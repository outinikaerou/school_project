==> flow/design.v <==
module DECODER7(COUNT,LED,SA);
input [3:0] COUNT;
output [7:0] LED;
output [3:0] SA;
reg [7:0] LED;
assign SA = 4'bzzz0;
always @(COUNT)
begin
    case(COUNT)          
        4'b0000:LED <= 8'b0000001_1;
        4'b0001:LED <= 8'b1001111_1;
        4'b0010:LED <= 8'b0010010_1;
        4'b0011:LED <= 8'b0000110_1;
        4'b0100:LED <= 8'b1001100_1;
        4'b0101:LED <= 8'b0100100_1;
        4'b0110:LED <= 8'b0100000_1;
        4'b0111:LED <= 8'b0001101_1;
        4'b1000:LED <= 8'b0000000_1;
        4'b1001:LED <= 8'b0000100_1;
        default:LED <= 8'b0110000_1;
    endcase
end
endmodule
module UPDOWN(RESET, CLK, DEC, COUNT);
input RESET, CLK, DEC;
output [3:0] COUNT;
parameter SEC1_MAX = 6000000;  
reg [22:0] tmp_count;
reg [3:0] COUNT_TMP;
wire ENABLE;
always @(posedge CLK or negedge RESET)
begin
    if (RESET == 1'b0)
        tmp_count <= 23'h000000;
    else if (ENABLE == 1'b1)
        tmp_count <= 23'h000000;
    else
        tmp_count <= tmp_count + 23'h1;
end
assign ENABLE = (tmp_count == (SEC1_MAX - 1))? 1'b1 : 1'b0;
always @(posedge CLK or negedge RESET)
begin
    if (RESET == 1'b0)
        COUNT_TMP <= 4'h0;
    else if (ENABLE == 1'b1)
        if (DEC == 1'b1)
            if (COUNT_TMP == 4'h9)
                 COUNT_TMP <= 4'h0;
            else
                 COUNT_TMP <= COUNT_TMP + 4'h1;
        else
            if (COUNT_TMP == 4'h0)
                    COUNT_TMP <= 4'h9;
            else
                    COUNT_TMP <= COUNT_TMP - 4'h1;
end
assign COUNT = COUNT_TMP;
endmodule
module UPDOWN_7SEG(RESET, CLK, DEC, LED, SA);
input RESET, CLK, DEC;
output [7:0] LED;
output [3:0] SA;
wire [3:0] COUNT;
parameter SEC1_MAX = 6000000;  
UPDOWN #(.SEC1_MAX(SEC1_MAX)) i0(.RESET(RESET), .CLK(CLK), .DEC(DEC), .COUNT(COUNT));
DECODER7 i1(.COUNT(COUNT), .LED(LED), .SA(SA));
endmodule
## Tool chain data of UPDOWN_7SEG

The steps from the RTL of UPDOWN_7SEG to its reports follow in flow order.
Line numbers count from 1 in the design file above.
Operators: Yosys type, input widths -> output width; for muxes data width and select width s.
Cell names lack the library's common part.
A cell with -- has no value.

- Top module: UPDOWN_7SEG
- Clock input: CLK
- Cell library: sky130hd
- Corner: tt_025C_1v80

## Word-level counts

Source: Yosys, flattened and elaborated, memories not mapped. Widths are those after wreduce; folded enables and synchronous resets count as part of the registers. Registers that Yosys merges into a memory's read port (data or address) are not register bits. Print and check cells do not count. Equal cells are merged and count once.
Yosys's memory passes give these memory sizes; they may raise the number of words (mostly to a power of two), join words into wider ones and drop unused or constant bits.

- Register bits: 27
- Bits in latches: 0
- Memory bits (writable): 0
- Memory bits (read-only): 112
- Clocked read ports x word width: 0
- Memories kept: 1
- Output and inout port bits: 12
- Word-level cells: 14

Memories:

| memory | depth | width | rd ports | write ports | RTL line | source |
|---|---|---|---|---|---|---|
| (name not given) | 16 | 7 | 1 | 0 | 9 | `case(COUNT)` |

- Add/sub/neg operators: 3
- $mul: 0
- Divide/modulo/power cells: 0
- $lt $le $gt $ge: 0
- Equal/unequal tests: 2
- Shift operators: 0
- Multiplexer cells: 5
- Bitwise operators: 0
- Reductions and logical operators: 1

Operator list:

| cell | count |
|---|---|
| $add 23x1->23 const B | 1 |
| $eq 23x23->1 const B | 1 |
| $mux 23 | 1 |
| $mux 4 | 3 |
| $add 4x1->4 const B | 1 |
| $sub 4x1->4 const B | 1 |
| $eq 4x4->1 const B | 1 |
| $logic_not 4->1 | 1 |
| $mux 1 | 1 |

## Logic depth

Longest topological path by Yosys (ltp), each cell counted once; first at word level (registers and memories cut), then after technology mapping (sequential cells cut; the memories' decode and read muxes count).

- Word-level depth: 3
- ABC_AREA: 0
- Depth in mapped cells: 6
- Depth with buffers taken out: 6

## After synthesis

Source: synth_stat.txt of the flow (Yosys; design flattened, memories mapped). It holds for the ABC_AREA given above (unset counts as 0); a run with the other value may have another netlist.
Totals and module areas in this step are rounded.

- Cell count: 181
- Cell area after synthesis: 1700 um^2
- Sequential area: 680 um^2
- Mapped flip-flops: 27
- Buffers: 12

Cells by type:

| type | count |
|---|---|
| dfrtp_1 | 27 |
| xnor2_1 | 11 |
| ha_1 | 7 |
| nor3_1 | 11 |
| nor2_1 | 14 |
| nand3_1 | 9 |
| nand4_1 | 7 |
| xor2_1 | 5 |
| buf_4 | 5 |
| nor4_1 | 6 |
| and4_1 | 4 |
| nor2b_1 | 5 |
| a21oi_1 | 6 |
| inv_1 | 8 |
| a31oi_1 | 4 |
| o21ai_0 | 5 |
| mux2_2 | 2 |
| nand2_1 | 6 |

Other cell types: 23; their cells: 39.
By module: a second synthesis without flattening, with its own total; a netlist apart from the flattened one above.

- Cells (unflattened synthesis): 178
- Area (unflattened synthesis): 1700 um^2

Rows give one instance, submodules left out.

Modules:

| module | times used | cells | area (um^2) | sequential area (um^2) |
|---|---|---|---|---|
| UPDOWN #(SEC1_MAX=6000000) | 1 | 145 | 1500 | 680 |
| DECODER7 | 1 | 33 | 230 | 0.0 |
| UPDOWN_7SEG | 1 | 0 | 0.0 | 0.0 |

## Worst setup path after synthesis

Path of least setup slack by OpenSTA after synthesis, without wires, with an ideal clock, recovery checks aside; 20% of the period is set as input and as output delay. Where synthesis merged equal registers, the netlist keeps one of their names.

- Path kind: register -> register
- Start point: register i0.tmp_count[12]
- End point: register i0.COUNT_TMP[0]
- Clock period: 2980 ps
- Launch time at the first pin: 0 ps
- Arrival time: 2084 ps
- Data required time: 2859 ps
- Path slack: 775 ps
- Path delay: 2205 ps
- Stages on the path: 5
- Buffers on the path: 0
- Synthesis period reached: 2205 ps

"path delay" = arrival - input delay + setup time.
"stages on the path" counts driving pins, that of a launching flip-flop among them; a cell with two outputs on the path counts twice.
"synthesis period reached" = period - worst setup slack (recovery checks aside). The figure is calculated, with input and output delays left at 20% of the set period.
Between the ends stands the longest chain of elaborated cells between them, by number of cells; it is not shown to be the way that was timed. Of several equally long chains one is given.
Each line given opens the expression or statement behind the cell; cells for indexed reads and writes are added by Yosys, which also makes memories of some case tables.
At most two assigning lines are given for a register; there are more.

- Cell sequence: dfrtp_1 or4_1 or4_4 or4_4 a22o_1
- Cells in the longest elaborated chain: 2

Ends and longest elaborated chain, post-synthesis:

| element | RTL line | source |
|---|---|---|
| from (decl) | 28 | `reg [22:0] tmp_count;` |
| from (assign) | 34 | `tmp_count <= 23'h000000;` |
| from (assign) | 38 | `tmp_count <= tmp_count + 23'h1;` |
| $eq 23x23->1 | 40 | `assign ENABLE = (tmp_count == (SEC1_MAX - 1))? 1'b1 : 1'b0;` |
| $mux 1 | 40 |  |
| to (assign) | 50 | `COUNT_TMP <= COUNT_TMP + 4'h1;` |
| to (assign) | 55 | `COUNT_TMP <= COUNT_TMP - 4'h1;` |
| to (decl) | 29 | `reg [3:0] COUNT_TMP;` |

## Worst path after layout

Path of least setup slack in the final report of record 1 (OpenROAD, finished layout, wires in). Where an end is a register, its clock arrival counts in the times.
The path's times are printed in steps of 10 ps; the period is the one set.

- Path kind: register -> register
- Start point: register i0.tmp_count[14]
- End point: register i0.COUNT_TMP[0]
- Clock period: 2700 ps
- Launch time at the first pin: 280 ps
- Arrival time: 2390 ps
- Data required time: 2880 ps
- Path slack: 480 ps
- Stages on the path: 5
- Buffers on the path: 0

Between the ends stands the longest chain of elaborated cells between them, by number of cells; it is not shown to be the way that was timed. Of several equally long chains one is given.
At most two assigning lines are given for a register; there are more.

- Cell sequence: dfrtp_1 or4_1 or4_4 or4_4 a22o_1
- Cells in the longest elaborated chain: 2

Ends and longest elaborated chain, after layout:

| element | RTL line | source |
|---|---|---|
| from (decl) | 28 | `reg [22:0] tmp_count;` |
| from (assign) | 34 | `tmp_count <= 23'h000000;` |
| from (assign) | 38 | `tmp_count <= tmp_count + 23'h1;` |
| $eq 23x23->1 | 40 | `assign ENABLE = (tmp_count == (SEC1_MAX - 1))? 1'b1 : 1'b0;` |
| $mux 1 | 40 |  |
| to (assign) | 50 | `COUNT_TMP <= COUNT_TMP + 4'h1;` |
| to (assign) | 55 | `COUNT_TMP <= COUNT_TMP - 4'h1;` |
| to (decl) | 29 | `reg [3:0] COUNT_TMP;` |

Appendix: measured runs

Measured data: module UPDOWN_7SEG, platform sky130hd, 2 stored runs of the flow under differing settings, order arbitrary. Input and output delays are each 20% of the period that was set; the output load is 0.01 pF.
"clock period achieved" means the clock period less the worst setup slack. The figure is calculated, with input and output delays left at 20% of the set period.
"worst path time" means the part of the period allowed to the worst setup path (the constraints hold back 20% at inputs and 20% at outputs) less its slack; where the path has registers, the arrival times of their clocks count too.
"overall power" is the tool's figure for a default switching activity; nothing was simulated.
"worst path time" is given in steps of 10 ps.
Measured values are rounded.
Settings: -- = not set for that run.
Among the results, -- means that no value is shown for the run.

| name | record 1 | record 2 |
|---|---|---|
| period_ns | 2.7 | 2.33 |
| SETUP_SLACK_MARGIN | 0.44 | 0.39 |
| CAP_MARGIN | 20 | 35 |
| CORE_MARGIN | 2 | 2 |
| CORE_UTILIZATION | 40 | 47 |
| SLEW_MARGIN | 20 | 20 |
| PLACE_DENSITY_LB_ADDON | -- | 0.02 |
| CELL_PAD_IN_SITES_GLOBAL_PLACEMENT | -- | 2 |
| CELL_PAD_IN_SITES_DETAIL_PLACEMENT | -- | 2 |
| ABC_AREA | -- | 0 |
| CTS_CLUSTER_DIAMETER | -- | 40 |
| MIN_ROUTING_LAYER | -- | met1 |
| clock period achieved (ps) | 2216 | -- |
| smallest setup slack (ps) | 480 | -- |
| utilization of the finished layout (%) | 48 | -- |
| synthesis area (um^2) | 1700 | -- |
| total negative setup slack (ps) | 0 | -- |
| worst path time (ps) | 2220 | -- |
| worst setup path kind | register -> register | -- |
| overall power (W) | 0.00066 | -- |
| worst hold slack (ps) | 490 | -- |
| standard-cell area after routing (um^2) | 1900 | -- |
| die footprint (um^2) | 4700 | -- |

Record 2: unfinished; error DPL-0033 in clock tree synthesis
